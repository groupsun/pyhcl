==> flow/design.v <==
module DataCache(  
  input         clock,  
  input         reset,  
  input  [31:0] io_addr,  
  input  [31:0] io_write_data,  
  input         io_Mem_Read,  
  input         io_Mem_Write,  
  input  [1:0]  io_Data_Size,  
  input         io_Load_Type,  
  output [31:0] io_data_out  
);
  reg [31:0] cache [0:31];  
  reg [31:0] _RAND_0;
  wire [31:0] cache__T_24_data;  
  wire [4:0] cache__T_24_addr;  
  wire [31:0] cache__T_25_data;  
  wire [4:0] cache__T_25_addr;  
  wire [31:0] cache__T_26_data;  
  wire [4:0] cache__T_26_addr;  
  wire [31:0] cache__T_28_data;  
  wire [4:0] cache__T_28_addr;  
  wire [31:0] cache__T_34_data;  
  wire [4:0] cache__T_34_addr;  
  wire [31:0] cache__T_36_data;  
  wire [4:0] cache__T_36_addr;  
  wire [31:0] cache__T_54_data;  
  wire [4:0] cache__T_54_addr;  
  wire [31:0] cache__T_52_data;  
  wire [4:0] cache__T_52_addr;  
  wire  cache__T_52_mask;  
  wire  cache__T_52_en;  
  wire [31:0] _T_12;  
  wire [15:0] _T_13;  
  wire [31:0] _T_14;  
  wire [7:0] _T_15;  
  wire [31:0] _T_16;  
  wire  _T_17;  
  wire [31:0] _T_18;  
  wire  _T_19;  
  wire [31:0] _T_20;  
  wire  _T_21;  
  wire [31:0] _T_22;  
  wire [2:0] _T_23;  
  wire [15:0] _T_27;  
  wire [15:0] _T_29;  
  wire [15:0] _T_30;  
  wire [31:0] _GEN_18;  
  wire [46:0] _T_31;  
  wire [30:0] _GEN_19;  
  wire [46:0] _T_32;  
  wire [46:0] _T_33;  
  wire [7:0] _T_35;  
  wire [7:0] _T_37;  
  wire [7:0] _T_38;  
  wire [31:0] _GEN_20;  
  wire [38:0] _T_39;  
  wire [14:0] _GEN_21;  
  wire [38:0] _T_40;  
  wire [38:0] _T_41;  
  wire  _T_42;  
  wire [38:0] _T_43;  
  wire  _T_44;  
  wire [38:0] _T_45;  
  wire  _T_46;  
  wire [46:0] _T_47;  
  wire  _T_48;  
  wire [46:0] _T_49;  
  wire  _T_50;  
  wire [46:0] _T_51;  
  wire [46:0] _T_57;  
  assign cache__T_24_addr = _T_12[4:0];
  assign cache__T_24_data = cache[cache__T_24_addr];  
  assign cache__T_25_addr = _T_12[4:0];
  assign cache__T_25_data = cache[cache__T_25_addr];  
  assign cache__T_26_addr = _T_12[4:0];
  assign cache__T_26_data = cache[cache__T_26_addr];  
  assign cache__T_28_addr = _T_12[4:0];
  assign cache__T_28_data = cache[cache__T_28_addr];  
  assign cache__T_34_addr = _T_12[4:0];
  assign cache__T_34_data = cache[cache__T_34_addr];  
  assign cache__T_36_addr = _T_12[4:0];
  assign cache__T_36_data = cache[cache__T_36_addr];  
  assign cache__T_54_addr = _T_12[4:0];
  assign cache__T_54_data = cache[cache__T_54_addr];  
  assign cache__T_52_data = io_Mem_Write ? _T_22 : cache__T_54_data;
  assign cache__T_52_addr = _T_12[4:0];
  assign cache__T_52_mask = 1'h1;
  assign cache__T_52_en = 1'h1;
  assign _T_12 = io_addr / 32'h4;  
  assign _T_13 = io_write_data[15:0];  
  assign _T_14 = {16'h0,_T_13};  
  assign _T_15 = io_write_data[7:0];  
  assign _T_16 = {24'h0,_T_15};  
  assign _T_17 = io_Data_Size == 2'h2;  
  assign _T_18 = _T_17 ? _T_16 : io_write_data;  
  assign _T_19 = io_Data_Size == 2'h1;  
  assign _T_20 = _T_19 ? _T_14 : _T_18;  
  assign _T_21 = io_Data_Size == 2'h0;  
  assign _T_22 = _T_21 ? io_write_data : _T_20;  
  assign _T_23 = {io_Data_Size,io_Load_Type};  
  assign _T_27 = cache__T_26_data[15:0];  
  assign _T_29 = cache__T_28_data[15:0];  
  assign _T_30 = $signed(_T_29);  
  assign _GEN_18 = {$signed(_T_30), 16'h0};  
  assign _T_31 = {{15{_GEN_18[31]}},_GEN_18};  
  assign _GEN_19 = _T_31[46:16];  
  assign _T_32 = {{16{_GEN_19[30]}},_GEN_19};  
  assign _T_33 = $unsigned(_T_32);  
  assign _T_35 = cache__T_34_data[7:0];  
  assign _T_37 = cache__T_36_data[7:0];  
  assign _T_38 = $signed(_T_37);  
  assign _GEN_20 = {$signed(_T_38), 24'h0};  
  assign _T_39 = {{7{_GEN_20[31]}},_GEN_20};  
  assign _GEN_21 = _T_39[38:24];  
  assign _T_40 = {{24{_GEN_21[14]}},_GEN_21};  
  assign _T_41 = $unsigned(_T_40);  
  assign _T_42 = 3'h4 == _T_23;  
  assign _T_43 = _T_42 ? _T_41 : {{7'd0}, cache__T_24_data};  
  assign _T_44 = 3'h5 == _T_23;  
  assign _T_45 = _T_44 ? {{31'd0}, _T_35} : _T_43;  
  assign _T_46 = 3'h2 == _T_23;  
  assign _T_47 = _T_46 ? _T_33 : {{8'd0}, _T_45};  
  assign _T_48 = 3'h3 == _T_23;  
  assign _T_49 = _T_48 ? {{31'd0}, _T_27} : _T_47;  
  assign _T_50 = 3'h1 == _T_23;  
  assign _T_51 = _T_50 ? {{15'd0}, cache__T_25_data} : _T_49;  
  assign _T_57 = io_Mem_Read ? _T_51 : 47'h0;  
  assign io_data_out = _T_57[31:0];  
initial begin
end
  always @(posedge clock) begin
    if(cache__T_52_en & cache__T_52_mask) begin
      cache[cache__T_52_addr] <= cache__T_52_data;  
    end
  end
endmodule
== Step by step through the tools: DataCache ==
Tool output for the design above, in the order of the flow.
Lines are those of the file above, counted from 1.
Operators: Yosys type, input widths -> output width; for muxes data width and select width s.
Cell names lack the library's common part.
Not given: --
Set-up
  design top: DataCache
  clock input: clock
  standard-cell library: sky130hd
  library corner: tt_025C_1v80

== Elaborated design ==
Yosys after proc, flatten, opt, wreduce and memory -nomap, before mapping. Enables and synchronous resets that opt folds into registers are not counted as muxes. Memory bits, and registers merged into a memory's read port (data or address), are not among the register bits. Print and check cells are not counted. Equal cells are merged and count once.
Yosys's memory passes give these memory sizes; they may raise the number of words (mostly to a power of two), join words into wider ones and drop unused or constant bits.
Storage and ports
  bits in writable memories: 1024
  output and inout bits: 32
  latch bits: 0
  bits in read-only memories: 0
  word width x clocked read ports: 0
  bits of input ports: 71
  cells after elaboration: 19
  register bits after elaboration: 0
  memories: 1
Memory list
  cache: words 32, bits a word 32, rd ports 1, wr ports 1, line 12  | reg [31:0] cache [0:31];
Cells by class
  equal/unequal tests: 7
  reductions and logical operators: 1
  $lt $le $gt $ge: 0
  multiply operators: 0
  bitwise gates (word level): 0
  $add $sub $neg: 0
  divide/modulo/power cells: 0
  shifts and indexed selects: 0
  muxes and demuxes: 10
Operator list (count)
  $mux 32: 10
  $eq 2x3->1 const A: 2
  $eq 3x3->1 const A: 2
  $eq 1x3->1 const A: 1
  $eq 2x1->1 const B: 1
  $eq 2x2->1 const B: 1
  $logic_not 2->1: 1

== Longest topological paths ==
Longest topological path by Yosys (ltp), each cell counted once; first at word level (registers and memories cut), then after technology mapping (sequential cells cut; the memories' decode and read muxes count).
Logic depth
  depth in word-level cells: 7
  ABC_AREA: 0
  depth in mapped cells: 12
  gate-level depth less buffers: 6

== Netlist ==
The flow's flattened synthesis, as Yosys stat reports it; memories are mapped. The netlist is that of the ABC_AREA named above (0 if unset); the other value can give another one.
Synthesis totals
  sequential area: 30749.5 µm²
  flip-flop cells: 1024
  chip area (Yosys): 39833.2 µm²
  cells in the netlist: 2017
  buffer cells: 122
Cell types
  edfxtp_1: count 1024, area in all 3.07E+04 µm²
  mux4_2: count 128, area in all 2.88E+03 µm²
  mux2i_1: count 256, area in all 2.56E+03 µm²
  o22ai_1: count 124, area in all 775.744 µm²
  a22oi_1: count 56, area in all 420.403 µm²
  nor2_1: count 76, area in all 285.274 µm²
  nand2_1: count 50, area in all 187.68 µm²
  buf_2: count 36, area in all 180.173 µm²
  buf_6: count 16, area in all 180.173 µm²
  clkbuf_1: count 44, area in all 165.158 µm²
  buf_4: count 20, area in all 150.144 µm²
  a21oi_1: count 29, area in all 145.139 µm²
  nor4_1: count 16, area in all 100.096 µm²
  nand4_1: count 15, area in all 93.84 µm²
  nand3_1: count 17, area in all 85.082 µm²
  mux2_2: count 7, area in all 78.826 µm²
  nor3_1: count 15, area in all 75.072 µm²
  o21ai_1: count 14, area in all 70.067 µm²
Not listed: further types 34, cells in them 74.

== Worst setup path after synthesis ==
Path of least setup slack by OpenSTA after synthesis, without wires, with an ideal clock, recovery checks aside; 20% of the period is set as input and as output delay. Where synthesis merged equal registers, the netlist keeps one of their names.
Timing path post-synthesis
  path type: input to register
  from: in io_addr[3]
  to: mem cache[0][0]
  arrival time: 3.677 ns
  clock period: 4.92 ns
  path buffers: 7
  path slack: 0.822 ns
  time at the first pin: 0.984 ns
  setup time: 0.421 ns
  external input delay: 0.984 ns
  driving pins on the path: 9
  path delay: 3.114 ns
  required time: 4.499 ns
  synthesis period reached: 4.098 ns
"path delay" = arrival - input delay + setup time.
"driving pins on the path": output pins that drive a net of the path, with the launching flip-flop's if there is one; two outputs of one cell count as two.
"synthesis period reached" = period - worst setup slack (recovery checks aside). The figure is calculated, with input and output delays left at 20% of the set period.
The path ends at the enable pin of a flip-flop; only ways to that pin are counted.
Between the ends, post-synthesis
  path through: buf_6 buf_8 buf_8 buf_6 buf_6 buf_2 or2_2 clkbuf_1 nor2_1
  cells in the longest elaborated chain: 0
  elaborated cells between the ends (all ways): 0
  RTL lines with such cells: 0
RTL lines, path post-synthesis
  start, declared: line 4  | input  [31:0] io_addr,
  end, declared: line 12  | reg [31:0] cache [0:31];

== Path in the finished layout ==
Path of least setup slack in the final report of run A (OpenROAD, finished layout, wires in). Where an end is a register, its clock arrival counts in the times.
Timing path post-layout
  path type: input to output
  from: in io_addr[6]
  to: out io_data_out[21]
  driving pins on the path: 14
  clock period: 4.39 ns
  arrival time: 2.96 ns
  external input delay: 0.88 ns
  external output delay: 0.88 ns
  time at the first pin: 0.88 ns
  required time: 3.51 ns
  path slack: 0.56 ns
  path buffers: 8
Between the ends stands the longest chain of elaborated cells between them, by number of cells; it is not shown to be the way that was timed. Of several equally long chains one is given.
Each line given opens the expression or statement behind the cell; cells for indexed reads and writes are added by Yosys, which also makes memories of some case tables.
A memory read counts as a cell of the chain, while the word-level depth stops at memories.
Between the ends, post-layout
  path through: buf_6 buf_8 buf_6 or3_4 o22ai_4 nor3_4 buf_6 o22ai_4 buf_12 buf_8 buf_12 nor2_4 o21ai_4 buf_2
  cells in the longest elaborated chain: 7
  elaborated cells between the ends (all ways): 7
  RTL lines with such cells: 7
  those cells by class: mux (6); memory (1)
RTL lines, path post-layout
  start, declared: line 4  | input  [31:0] io_addr,
  $mem_v2 32x32: line 12  | reg [31:0] cache [0:31];
  $mux 32: line 118  | assign _T_43 = _T_42 ? _T_41 : {{7'd0}, cache__T_24_data};
  $mux 32: line 120  | assign _T_45 = _T_44 ? {{31'd0}, _T_35} : _T_43;
  $mux 32: line 122  | assign _T_47 = _T_46 ? _T_33 : {{8'd0}, _T_45};
  $mux 32: line 124  | assign _T_49 = _T_48 ? {{31'd0}, _T_27} : _T_47;
  $mux 32: line 126  | assign _T_51 = _T_50 ? {{15'd0}, cache__T_25_data} : _T_49;
  $mux 32: line 127  | assign _T_57 = io_Mem_Read ? _T_51 : 47'h0;
  end, declared: line 10  | output [31:0] io_data_out

Ticket comment

Measured results for DataCache: 2 stored runs of the Yosys and OpenROAD flow on sky130hd. The settings differ; the order carries no meaning. The constraints put input and output delay at 20% of the set period each and load the outputs with 0.01 pF.
"achieved clock period": clock period set for the run, less the worst setup slack. It is reckoned from that one timing run; input and output delays stay at 20% of the period that was set.
"worst setup path time": the worst setup path's part of the clock period (all of it between registers, 20% less for each end at a port) less its slack. A launch clock that arrives late makes it longer, a capture clock that arrives late makes it shorter.
By "power" is meant OpenSTA's value without simulated activity: inputs other than the clock are taken to toggle once in ten clock periods, and the tool carries that through the logic.
[run A] settings: period_ns=4.39, CORE_UTILIZATION=68, SETUP_SLACK_MARGIN=0.72, PLACE_DENSITY_LB_ADDON=0.1, HOLD_SLACK_MARGIN=0.23, CELL_PAD_IN_SITES_GLOBAL_PLACEMENT=2, CELL_PAD_IN_SITES_DETAIL_PLACEMENT=0, GPL_TIMING_DRIVEN=1, CTS_CLUSTER_SIZE=100, MIN_ROUTING_LAYER=met1, MAX_ROUTING_LAYER=met4, CAP_MARGIN=20, CORE_MARGIN=2, SLEW_MARGIN=20
[run A] result: chip area after synthesis (Yosys) 39833.2 µm², die area 60530.8 µm², utilization 83.3%, worst setup slack after layout 0.557 ns, total negative slack 0.000 ns, worst hold slack 1.114 ns, power 0.020967 W, achieved clock period 3.833 ns, worst setup path time 2.08 ns, worst setup path kind input to output
[run B] settings: period_ns=2.41, CORE_UTILIZATION=61, SETUP_SLACK_MARGIN=-0.15, PLACE_DENSITY=0.49, CELL_PAD_IN_SITES_DETAIL_PLACEMENT=2, TNS_END_PERCENT=35, GPL_ROUTABILITY_DRIVEN=0, CTS_CLUSTER_DIAMETER=150, CAP_MARGIN=10, MIN_ROUTING_LAYER=met2, CORE_MARGIN=2, SLEW_MARGIN=20
[run B] result: did not finish, placement stopped with DPL-0033
